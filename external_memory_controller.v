==> flow/design.v <==
`timescale 1ns / 1ps
module external_memory_controller(
	output reg [19:0] ext_address_bus,
	inout [7:0] ext_data_bus,
	output reg mem_we,	 
	output reg sram_oe,	 
	output reg sram_bhe,  
	output reg sram_ble,  
	output reg flash_ce,  
   output reg flash_oe,  
   input flash_ry_by,
	input CLK_40,
	output reg [7:0] sram_read_data,
	input [7:0] sram_write_data,
	input [17:0] sram_write_address,
	input [17:0] sram_read_address,
	output reg sram_read_idle,
	input sram_read_req,
	input sram_write_req,
	output reg sram_write_idle,
	output reg [7:0] flash_read_data,
	input flash_read_req,
	input [7:0] flash_write_data,
	input [19:0] flash_write_address,
	input [19:0] flash_read_address,
	output reg flash_read_idle,
	input flash_write_req,
	output reg flash_write_idle,
	input reset
   );
parameter STATE_IDLE 				=0;
parameter STATE_SRAM_READ			=1;
parameter STATE_SRAM_WRITE			=2;
parameter STATE_FLASH_READ_SETUP	=3;
parameter STATE_FLASH_READ			=4;
parameter STATE_FLASH_WRITE_SETUP=5;
parameter STATE_FLASH_WRITE		=6;
parameter FLASH_ACCESS_TIME_CYCLES=3;   
	reg [3:0]state;
	reg ext_data_is_output=0;
	reg [7:0] ext_data_out;
	reg [2:0] delay_cycles;
	assign ext_data_bus = ext_data_is_output ? ext_data_out : 8'bz;
	integer next_state;
	always @(posedge CLK_40 or posedge reset)
	begin
		if (reset) begin
			ext_address_bus<=0;
			mem_we<=1;
			sram_bhe<=1;
			sram_ble<=0;
			flash_ce<=1;
			flash_oe<=1;
			flash_read_data<=0;
			flash_read_idle<=1;
			sram_read_data<=0;
			sram_read_idle<=1;
			sram_oe<=1;
			state<=STATE_IDLE;
			flash_write_idle<=1;
			sram_write_idle<=1;
		end
		else
		begin
			if (sram_read_req && sram_read_idle) sram_read_idle<=0;
			if (sram_write_req && sram_write_idle) sram_write_idle<=0;
			if (flash_read_req && flash_read_idle) flash_read_idle<=0;
			if (flash_write_req && flash_write_idle) flash_write_idle<=0;
			if (delay_cycles>0)begin
				delay_cycles<=delay_cycles-1;
			end
			else
			begin
				next_state=state;
				if (state!=STATE_IDLE)
				begin
					case (state)
					STATE_SRAM_READ:
									begin
										sram_read_data<=ext_data_bus;
										sram_read_idle<=1;
										sram_oe<=1;
										next_state=STATE_IDLE;
									end
					STATE_FLASH_READ:	
									begin
										flash_read_data<=ext_data_bus;
										flash_read_idle<=1;
										flash_oe<=1;
										next_state=STATE_IDLE;
									end
					STATE_SRAM_WRITE:
									begin
										mem_we<=1;
										sram_write_idle<=1;
										next_state=STATE_IDLE;
									end
					STATE_FLASH_WRITE:
									begin	 
										mem_we<=1;
										flash_write_idle<=1;
										next_state=STATE_IDLE;
									end
					default:		begin
									end
					endcase		
				end
				if (next_state==STATE_IDLE)
				begin
					if (sram_read_req) 
					begin
						next_state=STATE_SRAM_READ;
						flash_oe<=1;
						flash_ce<=1;
						sram_oe<=0;
						mem_we<=1;
						sram_ble<=sram_write_address[0];
						sram_bhe<=~sram_write_address[0];
						ext_data_is_output<=0;
						ext_address_bus<=sram_read_address[17:1];	 
					end
					else
						sram_read_idle<=1;
					if (next_state==STATE_IDLE)
					begin
						if (sram_write_req)
						begin
							next_state=STATE_SRAM_WRITE;
							flash_oe<=1;
							flash_ce<=1;
							mem_we<=0;
							sram_oe<=1;
							ext_data_out<=sram_write_data;
							ext_data_is_output<=1;
							sram_ble<=sram_write_address[0];
							sram_bhe<=~sram_write_address[0];
							ext_address_bus<=sram_write_address[17:1];
						end
						else
							sram_write_idle<=1;
					end
					if (next_state==STATE_IDLE)
					begin
						if (flash_read_req)
						begin
							next_state=STATE_FLASH_READ;
							flash_oe<=0;
							flash_ce<=0;
							sram_oe<=1;
							mem_we<=1;
							ext_data_is_output<=0;
							ext_address_bus<=flash_read_address[19:0];
							delay_cycles<=FLASH_ACCESS_TIME_CYCLES;
						end
						else
							flash_read_idle<=1;
					end
					if (next_state==STATE_IDLE)
					begin
						if (flash_write_req)
						begin
							next_state=STATE_FLASH_WRITE;
							flash_oe<=1;
							flash_ce<=0;
							mem_we<=0;
							sram_oe<=1;
							ext_data_out<=flash_write_data;
							ext_data_is_output<=1;
							ext_address_bus<=flash_write_address[19:0];
							delay_cycles<=FLASH_ACCESS_TIME_CYCLES;
						end
						else
							flash_write_idle<=1;
					end
					if (next_state==STATE_IDLE)
					begin
						flash_oe<=1;
						flash_ce<=1;
						sram_oe<=1;
						mem_we<=1;
					end
				end
				state<=next_state;
			end
		end
	end
endmodule
# Tool chain data of external_memory_controller
# The steps from the RTL of external_memory_controller to its reports follow in flow order.
# Lines are those of the file above, counted from 1.
# Operators carry their Yosys type and port widths (W data, S select, Z words).
# Library cell names are shortened.
# Not given: --
dict set report inputs {
  top_module {external_memory_controller}
  clock {CLK_40}
  cell_library {sky130hd}
  lib_corner {tt_025C_1v80}
}

# Word level
# Yosys after proc, flatten, opt, wreduce and memory -nomap, before mapping. Memory bits, and registers merged into a memory's read port (data or address), are not among the register bits. Print and check cells are not counted. Equal cells are merged and count once.
dict set report op_classes {
  add_sub_neg 1
  shift 0
  compare 1
  bitwise 3
  eq_ne 4
  mux 118
  mul 0
  reduce_and_logical 18
  n_div 0
}
# op n
set ops {}
lappend ops {{$mux W32} 16}
lappend ops {{$logic_not A32 Y1} 5}
lappend ops {{$mux W20} 7}
lappend ops {{$mux W1} 81}
lappend ops {{$mux W8} 5}
lappend ops {{$mux W3} 6}
lappend ops {{$mux W4} 3}
lappend ops {{$reduce_and A3 Y1} 3}
lappend ops {{$eq A4 B3 Y1 const B} 2}
lappend ops {{$logic_and A1 B1 Y1} 4}
lappend ops {{$reduce_and A2 Y1} 2}
lappend ops {{$eq A4 B1 Y1 const B} 1}
lappend ops {{$eq A4 B2 Y1 const B} 1}
lappend ops {{$reduce_bool A4 Y1} 1}
lappend ops {{$reduce_or A4 Y1} 1}
lappend ops {{$not A1 Y1} 3}
lappend ops {{$sub A3 B1 Y3 const B} 1}
lappend ops {{$gt A3 B1 Y1 const B} 1}
lappend ops {{$reduce_bool A2 Y1} 1}
lappend ops {{$reduce_or A2 Y1} 1}
dict set report bits {
  register_bits 62
  latchBits 0
  clocked_rd_ports_x_width 0
  romBits 0
  out_inout_bits 54
  memories 0
  in_bits 99
  mem_bits_rw 0
  elab_cells 162
}

# Longest topological paths
# Longest topological path by Yosys (ltp), each cell counted once; first at word level (registers and memories cut), then after technology mapping (sequential cells cut; the memories' decode and read muxes count).
dict set report depth {
  ltp_word 23
  abc_area 1
  ltp_mapped 12
  mapped_depth_nobuf 11
}

# Netlist
# Source: synth_stat.txt of the flow (Yosys; design flattened, memories mapped). It holds for the ABC_AREA given above (unset counts as 0); a run with the other value may have another netlist.
dict set report mapped {
  area_um2 4026.4
  cell_count 573
  buf_cells 27
  ffs 61
}
# type n
set by_type {}
lappend by_type {dfrtp_1 41}
lappend by_type {nand2_1 192}
lappend by_type {edfxtp_1 11}
lappend by_type {inv_1 64}
lappend by_type {dfstp_2 9}
lappend by_type {nor2_1 55}
lappend by_type {nand3_1 41}
lappend by_type {o21a_1 16}
lappend by_type {o21ai_0 23}
lappend by_type {or2_2 17}
lappend by_type {nand2_2 12}
lappend by_type {or2_0 11}
lappend by_type {a31oi_1 8}
lappend by_type {buf_2 9}
lappend by_type {nand2_8 2}
lappend by_type {buf_4 5}
lappend by_type {buf_6 3}
lappend by_type {nor2_2 5}
# Not listed: further types 25, cells in them 49.

# Timing after synthesis
# Path of least setup slack by OpenSTA after synthesis, without wires, with an ideal clock, recovery checks aside; 20% of the period is set as input and as output delay. Where synthesis merged equal registers, the netlist keeps one of their names.
dict set report synth_path {
  path_kind {input to register}
  start {input port reset}
  end {register delay_cycles[0]}
  in_delay_ps 878
  path_buffers 0
  arrival_ps 2296
  path_slack_ps 1790
  tclk_ps 4390
  delay_ps 1722
  t_required_ps 4086
  setup_time_ps 304
  stages 3
  t_first_pin_ps 878
  period_less_setup_slack_ps 2600
}
# "delay_ps" = arrival - input delay + setup time.
# "stages": output pins that drive a net of the path, with the launching flip-flop's if there is one; two outputs of one cell count as two.
# "period_less_setup_slack_ps" = period - worst setup slack (recovery checks aside). The figure is calculated, with input and output delays left at 20% of the set period.
# Between the ends stands the longest chain of elaborated cells between them, by number of cells; it is not shown to be the way that was timed. Of several equally long chains one is given.
# Each line given opens the expression or statement behind the cell; cells for indexed reads and writes are added by Yosys, which also makes memories of some case tables.
# A register here has more assigning lines than the two given.
dict set report synth_via {
  cell_sequence {inv_1 > o21ai_0 > inv_1}
  elab_chain_len 2
}
# element line_no
set synth_rtl {}
lappend synth_rtl {{start: declaration} 29} ;# input reset
lappend synth_rtl {{$not A1 Y1} --}
lappend synth_rtl {{$reduce_and A2 Y1} --}
lappend synth_rtl {{end: assignment} 70} ;# delay_cycles<=delay_cycles-1;
lappend synth_rtl {{end: assignment} 153} ;# delay_cycles<=FLASH_ACCESS_TIME_CYCLES;
lappend synth_rtl {{end: declaration} 42} ;# reg [2:0] delay_cycles;

Ticket comment

Design external_memory_controller on sky130hd. What follows are 2 stored runs of the flow, each under its own settings; their order means nothing. The constraints put input and output delay at 20% of the set period each and load the outputs with 0.01 pF.

# run 1
==> flow/run.sh <==
#!/bin/bash
# the make line also repeats the synthesis and layout settings of config.mk as NAME=value (left out here)
make -C /OpenROAD-flow-scripts/flow DESIGN_CONFIG=/design/flow/config.mk WORK_HOME=/design/flow/orfs CLKGATE_MAP_FILE= finish
==> flow/config.mk <==
export PLATFORM = sky130hd
export DESIGN_NAME = external_memory_controller
export DESIGN_NICKNAME = external_memory_controller
export VERILOG_FILES = /design/flow/design.v
export SDC_FILE = /design/flow/constraint.sdc
export NUM_CORES = 4
export LEC_CHECK = 0
export ABC_AREA = 1
export CAP_MARGIN = 40
export CORE_ASPECT_RATIO = 0.87
export CORE_MARGIN = 10
export CORE_UTILIZATION = 65
export CTS_CLUSTER_DIAMETER = 262
export GPL_ROUTABILITY_DRIVEN = 1
export GPL_TIMING_DRIVEN = 1
export PLACE_DENSITY_LB_ADDON = 0.17
export SLEW_MARGIN = 15
==> flow/constraint.sdc <==
create_clock -name core_clock -period 3.11 [get_ports {CLK_40}]
set_input_delay 0.6220 -clock core_clock [delete_from_list [all_inputs] [get_ports {CLK_40}]]
set_output_delay 0.6220 -clock core_clock [all_outputs]
set_load 0.01 [all_outputs]

==> run 1: results <==
outcome="stopped before the end: placement reported FLW-0024"

# run 2
==> flow/run.sh <==
#!/bin/bash
# the make line also repeats the synthesis and layout settings of config.mk as NAME=value (left out here)
make -C /OpenROAD-flow-scripts/flow DESIGN_CONFIG=/design/flow/config.mk WORK_HOME=/design/flow/orfs CLKGATE_MAP_FILE= finish
==> flow/config.mk <==
export PLATFORM = sky130hd
export DESIGN_NAME = external_memory_controller
export DESIGN_NICKNAME = external_memory_controller
export VERILOG_FILES = /design/flow/design.v
export SDC_FILE = /design/flow/constraint.sdc
export NUM_CORES = 4
export LEC_CHECK = 0
export CAP_MARGIN = 20
export CELL_PAD_IN_SITES_DETAIL_PLACEMENT = 2
export CORE_MARGIN = 6
export CORE_UTILIZATION = 35
export GPL_ROUTABILITY_DRIVEN = 0
export PLACE_DENSITY_LB_ADDON = 0.18
export SETUP_SLACK_MARGIN = 0.61
export SLEW_MARGIN = 20
==> flow/constraint.sdc <==
create_clock -name core_clock -period 2.29 [get_ports {CLK_40}]
set_input_delay 0.4580 -clock core_clock [delete_from_list [all_inputs] [get_ports {CLK_40}]]
set_output_delay 0.4580 -clock core_clock [all_outputs]
set_load 0.01 [all_outputs]

==> run 2: results <==
outcome="stopped before the end: clock tree synthesis reported DPL-0033"
